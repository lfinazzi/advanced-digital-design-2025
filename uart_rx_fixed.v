==> flow/design.v <==
`timescale 1ns / 1ps
module uart_rx    
(
    input wire        i_clk,
    input wire        i_rx,
    output wire [7:0] o_byte,
    output wire       o_data_valid
);
    localparam CLKS_PER_BIT = 14'd13020;
    localparam IDLE         = 2'b00;
    localparam RECEIVING    = 2'b01;
    localparam CLEANUP      = 2'b10;
    reg [7:0]  r_rx_buffer;
    reg [12:0] r_idle_counter;
    reg [13:0] r_div_counter;
    reg [13:0] r_cleanup_counter;
    reg [3:0]  r_bit_counter;
    reg [1:0]  r_state;
    reg        r_data_valid;
    always @(posedge i_clk) begin
        case (r_state)
            IDLE : begin
                if(i_rx == 1'b0) begin
                    if(r_idle_counter > CLKS_PER_BIT/2) begin
                        r_state <= RECEIVING;
                        r_idle_counter <= 13'd0;
                        r_data_valid <= 1'b0;
                    end
                    else begin
                        r_state <= r_state;
                        r_idle_counter <= r_idle_counter + 13'd1;
                        r_data_valid <= 1'b0;
                    end
                end
            end
            RECEIVING : begin
                if(r_div_counter > CLKS_PER_BIT) begin
                    if (r_bit_counter < 4'b1000) begin
                        r_rx_buffer[r_bit_counter] <= i_rx;          
                        r_bit_counter <= r_bit_counter + 4'd1;
                        r_div_counter <= 14'd0;
                        r_state <= r_state;
                        r_data_valid <= 1'b0;
                    end
                    else begin
                        r_bit_counter <= 4'd0;
                        r_div_counter <= 14'd0;
                        r_state <= CLEANUP;
                        r_data_valid <= 1'b1;
                    end
                end
                else begin
                    r_bit_counter <= r_bit_counter;
                    r_div_counter = r_div_counter + 14'd1;
                    r_state <= r_state;
                    r_data_valid <= 1'b0;
                end
            end
            CLEANUP : begin
                if(r_cleanup_counter > CLKS_PER_BIT) begin
                    if(i_rx == 1'b1) begin
                        r_state <= IDLE;         
                        r_data_valid <= 1'b0;
                    end
                    else begin
                        r_state <= RECEIVING;    
                        r_data_valid <= 1'b0;
                    end
                end
                else begin
                    r_cleanup_counter <= r_cleanup_counter + 14'd1;
                    r_state <= r_state;
                    r_data_valid <= 1'b0;
                end
            end
            default : begin
                r_idle_counter <= 13'd0;
                r_div_counter <= 14'd0;
                r_cleanup_counter <= 14'd0;
                r_bit_counter <= 4'd0;
                r_data_valid <= 1'b0;
                r_state <= IDLE;
            end
        endcase
    end
    assign o_byte       = r_rx_buffer;
    assign o_data_valid = r_data_valid;
endmodule
# From RTL to reports: uart_rx
# The steps from the RTL of uart_rx to its reports follow in flow order.
# Line numbers count from 1 in the design file above.
# Cell names lack the library's common part.
# The mark n/a stands for no value.
[setup]
top_module = "uart_rx"
clock_port = "i_clk"
library = "sky130hd"
corner = "tt_025C_1v80"

# Word-level counts
# Counts by Yosys on the flattened word-level netlist (proc, flatten, opt, wreduce; memories kept). Register bits leave out memories and registers merged into their read ports (data or address). Print and check cells are left out. Cells with the same type and inputs are merged into one.
[word_totals]
register_bits = 56
input_bits = 2
output_inout_bits = 9
wordCells = 62
[classes]
add_sub_neg = 5
compare = 4
equal = 8
n_shift = 2
muxes = 21
bitwise = 6
reduce_logical = 9
[op_table]
columns = ["operator", "n"]
rows = [
  ["parallel mux 14 bit (select 2 bit)", 2],
  ["adder 14 x 1 -> 14 bit (second input constant)", 2],
  ["> comparator 14 bit (second input constant)", 2],
  ["two-way mux 14 bit", 2],
  ["parallel mux 13 bit (select 2 bit)", 1],
  ["two-way mux 13 bit", 2],
  ["adder 13 x 1 -> 13 bit (second input constant)", 1],
  ["> comparator 13 bit (second input constant)", 1],
  ["inequality test 2 bit (second input constant)", 6],
  ["two-way mux 2 bit", 5],
  ["variable shift 1 x 5 -> 8 bit", 1],
  ["variable shift 1 x 5 -> 8 bit (first input constant)", 1],
  ["AND 8 bit", 1],
  ["bitwise OR 8 bit", 1],
  ["NOT 8 bit", 1],
  ["parallel mux 4 bit (select 2 bit)", 1],
  ["two-way mux 4 bit", 2],
  ["AND reduction 2 bit", 3],
  ["OR reduction 2 bit", 3],
  ["parallel mux 2 bit (select 3 bit)", 1],
  ["negator 4 -> 5 bit", 1],
  ["AND reduction 5 bit", 1],
  ["adder 4 x 1 -> 4 bit (second input constant)", 1],
  ["< comparator 4 bit (second input constant)", 1],
  ["two-way mux 1 bit", 4],
  ["NOT 1 bit", 3],
  ["AND reduction 3 bit", 1],
  ["equality test 2 x 1 -> 1 bit (second input constant)", 1],
]
# Other operator kinds: 3; their cells: 3.

# Logic depth
# Yosys ltp: most cells in a row. Word level: on the elaborated netlist, between registers, memories and ports. Mapped: between sequential cells and ports; inverters and the memories' decode and read muxes count.
[depth]
depth_word = 5
ABC_AREA = 0
depth_mapped = 9
ltp_nobuf = 7

# Synthesis result
# The flow's flattened synthesis, as Yosys stat reports it; memories are mapped. The netlist is that of the ABC_AREA named above (0 if unset); the other value can give another one.
[by_type]
columns = ["cell_type", "n", "area_total_um2"]
rows = [
  ["edfxtp_1", 56, 1.68E+03],
  ["ha_1", 15, 187.68],
  ["xor2_1", 21, 183.926],
  ["nor2_1", 48, 180.173],
  ["xnor2_1", 13, 113.859],
  ["nand2_1", 26, 97.594],
  ["nand3_1", 18, 90.086],
  ["and3_1", 9, 56.304],
  ["inv_1", 14, 52.55],
  ["o2bb2ai_1", 6, 52.55],
  ["a211oi_1", 5, 37.536],
  ["nand4_1", 5, 31.28],
  ["nor3_1", 6, 30.029],
  ["a21oi_1", 5, 25.024],
  ["mux2_2", 2, 22.522],
  ["a31oi_4", 1, 21.27],
  ["nor4_4", 1, 21.27],
  ["a31oi_1", 3, 18.768],
]
# Other cell types: 33; their cells: 43.
[mapped]
cell_count = 297
area_um2 = 3236.9
ffs = 56
n_buf = 6

# Path before layout
# Path of least setup slack by OpenSTA after synthesis, without wires, with an ideal clock, recovery checks aside; 20% of the period is set as input and as output delay. Where synthesis merged equal registers, the netlist keeps one of their names.
[synth_timing]
path_kind = "flip-flop to flip-flop"
from = "reg r_cleanup_counter[11]"
to = "reg r_cleanup_counter[0]"
clock_period_ns = 3.09
setup_ns = 0.407
launch_ns = 0.000
t_arrival_ns = 2.601
path_slack_ns = 0.082
path_delay_ns = 3.008
stages = 5
n_path_buf = 0
period_less_setup_slack_ns = 3.008
# "path_delay_ns" is the arrival time less input delay plus setup time.
# "stages" counts driving pins, that of a launching flip-flop among them; a cell with two outputs on the path counts twice.
# "period_less_setup_slack_ns" is the clock period less the worst setup slack; recovery checks do not enter. This is arithmetic on one report: input and output delays are still those of the set period (20% each).
# Between the ends stands the longest chain of elaborated cells between them, by number of cells; it is not shown to be the way that was timed. Of several equally long chains one is given.
# A line is the first line of the expression or statement that the cell stems from. Yosys adds cells for indexed reads and writes and turns some case tables into memories.
# The path ends at the enable pin of a flip-flop; only ways to that pin are counted.
[synth_between]
cell_sequence = "edfxtp_1 -> or4b_2 -> nor3_1 -> a41oi_1 -> a211oi_1"
elab_chain_cells = 3
[synth_rtl]
columns = ["item", "line_no", "text"]
rows = [
  ["from (decl)", 16, "reg [13:0] r_cleanup_counter;"],
  ["from (assign)", 71, "r_cleanup_counter <= r_cleanup_counter + 14'd1;"],
  ["from (assign)", 79, "r_cleanup_counter <= 14'd0;"],
  ["> comparator 14 bit", 60, "if(r_cleanup_counter > CLKS_PER_BIT) begin"],
  ["inequality test 2 bit", "n/a", ""],
  ["AND reduction 2 bit", "n/a", ""],
  ["to (assign)", 71, ""],
  ["to (assign)", 79, ""],
  ["to (decl)", 16, ""],
]

# Path in the finished layout
# Path of least setup slack in the final report of run 1 (OpenROAD, finished layout, wires in). Where an end is a register, its clock arrival counts in the times.
[layout_timing]
path_kind = "flip-flop to flip-flop"
from = "reg r_bit_counter[0]"
to = "reg r_rx_buffer[4]"
clock_period_ns = 3.29
setup_ns = 0.24
launch_ns = 0.29
t_arrival_ns = 2.56
path_slack_ns = 0.78
stages = 8
n_path_buf = 0
# Between the ends stands the longest chain of elaborated cells between them, by number of cells; it is not shown to be the way that was timed. Of several equally long chains one is given.
# A register here has more assigning lines than the two given.
# The path ends at the data pin of a flip-flop with enable; ways to the enable are not counted.
[layout_between]
cell_sequence = "edfxtp_1 -> inv_1 -> ha_1 -> o21bai_1 -> o21a_1 -> o22a_1 -> nor3_1 -> mux2_2"
elab_chain_cells = 5
[layout_rtl]
columns = ["item", "line_no", "text"]
rows = [
  ["from (decl)", 17, "reg [3:0]  r_bit_counter;"],
  ["from (assign)", 40, "r_bit_counter <= r_bit_counter + 4'd1;"],
  ["from (assign)", 53, "r_bit_counter <= r_bit_counter;"],
  ["negator 4 -> 5 bit", 39, "r_rx_buffer[r_bit_counter] <= i_rx;"],
  ["variable shift 1 x 5 -> 8 bit", 39, ""],
  ["NOT 8 bit", 39, ""],
  ["AND 8 bit", 39, ""],
  ["bitwise OR 8 bit", 39, ""],
  ["to (assign)", 39, ""],
  ["to (decl)", 13, "reg [7:0]  r_rx_buffer;"],
]

# Settings and measured results of 2 stored flow runs for module uart_rx (sky130hd), not sorted in any way. The constraints put input and output delay at 20% of the set period each and load the outputs with 0.01 pF.
# "worst_path_ns" means the part of the period allowed to the worst setup path (the constraints hold back 20% at inputs and 20% at outputs) less its slack; where the path has registers, the arrival times of their clocks count too.

[[run]]
name = "run 1"
[run.settings]
period_ns = 3.29
CORE_UTILIZATION = 32
SETUP_SLACK_MARGIN = 0.03
PLACE_DENSITY = 0.56
CORE_ASPECT_RATIO = 0.51
CORE_MARGIN = 2
CELL_PAD_IN_SITES_DETAIL_PLACEMENT = 1
TNS_END_PERCENT = 85
CTS_CLUSTER_DIAMETER = 326
SLEW_MARGIN = 0
MIN_ROUTING_LAYER = "met1"
CAP_MARGIN = 20
[run.results]
worst_path_ns = 2.51
worstPathKind = "flip-flop to flip-flop"
cell_area_final_um2 = 3671.0
fin_hold_ws_ns = 0.582
tns_setup_ns = 0.000
setup_worst_slack_ns = 0.780
design_die_area_um2 = 10981.7
layout_utilization_pct = 37.0
yosys.chip_area_um2 = 3236.9

[[run]]
name = "run 2"
[run.settings]
period_ns = 3.12
SETUP_SLACK_MARGIN = -0.11
CAP_MARGIN = 20
CORE_MARGIN = 2
CORE_UTILIZATION = 40
SLEW_MARGIN = 20
[run.results]
setup_worst_slack_ns = 0.774
cell_area_final_um2 = 3603.5
tns_setup_ns = 0.000
yosys.chip_area_um2 = 3236.9
design_die_area_um2 = 8827.5
fin_hold_ws_ns = 0.575
worst_path_ns = 2.35
worstPathKind = "flip-flop to flip-flop"
layout_utilization_pct = 46.4
